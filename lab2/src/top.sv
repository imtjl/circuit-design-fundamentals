==> flow/design.v <==
`timescale 1ns / 1ps
module top(
    input wire [15:0] SW,
    input wire CLK100MHZ,
    output wire clk_1khz,
    output wire [7:0] AN,
    output wire CA, CB, CC, CD, CE, CF, CG, DP,
    output wire LED16_R, LED16_G, LED16_B
);
    freq_divider #(.DIVIDER(50000)) divider (
        .clk_in(CLK100MHZ),
        .clk_out(clk_1khz)
        );
    assign CA = SW[0];
    assign CB = SW[1];
    assign CC = SW[2];
    assign CD = SW[3];
    assign CE = SW[4];
    assign CF = SW[5];
    assign CG = SW[6];
    assign DP = SW[7];
    assign AN = 8'b00000100;
endmodule
module freq_divider #(
    parameter DIVIDER = 50000
)(
    input wire clk_in,
    output reg clk_out = 0
    );
    reg [31:0] counter = 0;
    always @(posedge clk_in) begin
        if (counter == DIVIDER - 1) begin
            counter <= 0;
            clk_out <= ~clk_out;
        end else begin
            counter <= counter + 1;
        end
    end
endmodule
# Step by step through the tools: top
# The steps from the RTL of top to its reports follow in flow order.
# Lines are those of the file above, counted from 1.
# Library cell names are shortened.
# Not given: n/a
dict set report setup {
  design {top}
  clk_port {CLK100MHZ}
  lib {sky130hd}
  corner {tt_025C_1v80}
}

# After elaboration
# Counts by Yosys on the flattened word-level netlist (proc, flatten, opt, wreduce; memories kept). Register bits leave out memories and registers merged into their read ports (data or address); mux counts leave out enables and synchronous resets folded into registers. Print and check cells are left out. Cells with the same type and inputs are merged into one.
dict set report bits {
  inputBits 17
  output_inout_bits 20
  reg_bits 33
}
dict set report op_classes {
  equal 1
  addsub 1
  logic 1
}
# operator n
set ops {}
lappend ops {{adder 32 x 1 -> 32 bit (second input constant)} 1}
lappend ops {{== test 32 x 16 -> 1 bit (second input constant)} 1}
lappend ops {{NOT 1 bit} 1}

# Depth
# Depth = most cells in a row (Yosys ltp): at word level without a register or memory, in the mapped netlist without a sequential cell, where the memories' decode and read muxes count.
dict set report logic_depth {
  word_depth 1
  ABC_AREA 0
  ltp_mapped 5
}

# Synthesis result
# The flow's flattened synthesis, as Yosys stat reports it; memories are mapped. The netlist is that of the ABC_AREA named above (0 if unset); the other value can give another one.
# Totals and module areas in this step are rounded.
dict set report synth_totals {
  cell_count 156
  area_mm2 0.0016
  ff_cells 33
}
# cell_type n
set types {}
lappend types {dfxtp_1 32}
lappend types {xnor2_1 23}
lappend types {buf_4 19}
lappend types {nand4_4 3}
lappend types {nor4_4 3}
lappend types {xor2_1 7}
lappend types {nand3_1 12}
lappend types {nand4_1 9}
lappend types {nor4_1 8}
lappend types {nor2_1 13}
lappend types {edfxtp_1 1}
lappend types {nand2_1 7}
lappend types {inv_1 5}
lappend types {and4_1 2}
lappend types {nor3_1 3}
lappend types {and3_1 2}
lappend types {ha_1 1}
lappend types {nor4b_1 1}
# Not listed: further types 4, cells in them 5.
# By module: a second synthesis without flattening, with its own total; a netlist apart from the flattened one above.
dict set report unflattened {
  hier_cells 162
  hier_area_mm2 0.0016
}
# Rows give one instance, submodules left out.
# module cells instances area_mm2
set by_module {}
lappend by_module {{freq_divider #(DIVIDER=50000)} 141 1 0.0014}
lappend by_module {top 21 1 0.00015}

# Path before layout
# OpenSTA on the mapped netlist: ideal clock, no wires. The path of least setup slack (recovery checks aside). Input and output delay are each 20% of the period. Register names are those of the netlist, which keeps one name where synthesis merged equal registers.
dict set report synth_timing {
  path_type {register to register}
  from {register divider.counter[0]}
  to {register divider.clk_out}
  path_delay_ps 1663
  stages 4
  clock_period_ps 1970
  arrival_ps 1300
  required_time_ps 1607
  path_slack_ps 308
  setup_ps 363
  synth_period_reached_ps 1662
}
# "path_delay_ps" = arrival - input delay + setup time.
# "stages" counts driving pins, that of a launching flip-flop among them; a cell with two outputs on the path counts twice.
# "synth_period_reached_ps" is the clock period less the worst setup slack; recovery checks do not enter. This is arithmetic on one report: input and output delays are still those of the set period (20% each).
# The rows between start and end are the longest chain of elaborated cells between them; the timing report does not say that the signal goes this way. Where chains are equally long, one stands for them.
# A line is the first line of the expression or statement that the cell stems from. Yosys adds cells for indexed reads and writes and turns some case tables into memories.
dict set report synth_between {
  path_cell_list {dfxtp_1 ha_1 nand3_1 nor4_4}
  elab_chain_cells 1
  cone_cells 1
  lines_between 1
  classes_between {eq/ne: 1}
}
# element line
set synth_rtl {}
lappend synth_rtl {{start: declaration} 30} ;# reg [31:0] counter = 0;
lappend synth_rtl {{start: assignment} 33} ;# counter <= 0;
lappend synth_rtl {{start: assignment} 36} ;# counter <= counter + 1;
lappend synth_rtl {{== test 32 x 16 -> 1 bit} 32} ;# if (counter == DIVIDER - 1) begin
lappend synth_rtl {{end: assignment} 34} ;# clk_out <= ~clk_out;
lappend synth_rtl {{end: declaration} 28} ;# output reg clk_out = 0

# Timing after layout
# From the final timing report of run 1: the path of least setup slack in the routed layout; clock arrival at registers is part of the times.
# The path's times are printed in steps of 10 ps; the period is the one set.
dict set report layout_timing {
  path_type {register to register}
  from {register divider.counter[0]}
  to {register divider.counter[4]}
  setup_ps 100
  arrival_ps 2140
  required_time_ps 2330
  clock_period_ps 2100
  path_slack_ps 190
  stages 6
}
# The rows between start and end are the longest chain of elaborated cells between them; the timing report does not say that the signal goes this way. Where chains are equally long, one stands for them.
dict set report layout_between {
  path_cell_list {dfxtp_1 ha_1 nand3_1 nor4_4 buf_4 nor2_1}
  elab_chain_cells 1
  cone_cells 2
  lines_between 2
  classes_between {add/sub: 1; eq/ne: 1}
}
# element line
set layout_rtl {}
lappend layout_rtl {{start: declaration} 30} ;# reg [31:0] counter = 0;
lappend layout_rtl {{start: assignment} 33} ;# counter <= 0;
lappend layout_rtl {{start: assignment} 36} ;# counter <= counter + 1;
lappend layout_rtl {{adder 32 x 1 -> 32 bit} 36}
lappend layout_rtl {{end: assignment} 33}
lappend layout_rtl {{end: assignment} 36}
lappend layout_rtl {{end: declaration} 30}

# Flow measurements of top on sky130hd: 2 stored runs with different settings, listed in no order. Input and output delays are each 20% of the period that was set; the output load is 0.01 pF.
# By "clock_period_reached_ps" is meant the clock period of the run minus its worst setup slack. This is arithmetic on one report: input and output delays are still those of the set period (20% each).
# By "timing.worst_path_ps" is meant the share of the clock period that the worst setup path is allowed (20% is reserved at inputs, 20% at outputs), minus its slack. Clock arrival times at its registers enter into it.
# "final_power_w": no workload was simulated; the value follows from the tool's default switching activity.
# "timing.worst_path_ps" is known to 10 ps.
# The results are shown rounded.
run="run 1" settings period_ns=2.1 CORE_UTILIZATION=48 SETUP_SLACK_MARGIN=0.04 PLACE_DENSITY_LB_ADDON=0.26 CELL_PAD_IN_SITES_DETAIL_PLACEMENT=1 TNS_END_PERCENT=60 GPL_TIMING_DRIVEN=1 CTS_CLUSTER_DIAMETER=40 MIN_ROUTING_LAYER="met2" MAX_ROUTING_LAYER="met5" CAP_MARGIN=20 CORE_MARGIN=2 SLEW_MARGIN=20
run="run 1" results ws_setup_ps=190 final_setup_tns_ps=0 timing.worst_path_ps=1910 path_kind="register to register" design_die_area_mm2=0.0037 fin_hold_ws_ps=470 final_power_w=0.00097 final_stdcell_area_mm2=0.0016 post_route_util_frac=0.51 yosys_chip_area_mm2=0.0016 clock_period_reached_ps=1913
run="run 2" settings period_ns=2.49 CORE_UTILIZATION=54 SETUP_SLACK_MARGIN=0.58 PLACE_DENSITY=0.45 CORE_MARGIN=7 CELL_PAD_IN_SITES_GLOBAL_PLACEMENT=2 CELL_PAD_IN_SITES_DETAIL_PLACEMENT=0 TNS_END_PERCENT=25 ABC_AREA=0 CTS_CLUSTER_SIZE=37 CTS_CLUSTER_DIAMETER=352 SLEW_MARGIN=25 CAP_MARGIN=20
run="run 2" results ws_setup_ps=730 final_setup_tns_ps=0 timing.worst_path_ps=1760 path_kind="register to register" design_die_area_mm2=0.0046 fin_hold_ws_ps=470 final_power_w=0.00092 final_stdcell_area_mm2=0.0016 post_route_util_frac=0.58 yosys_chip_area_mm2=0.0016 clock_period_reached_ps=1757
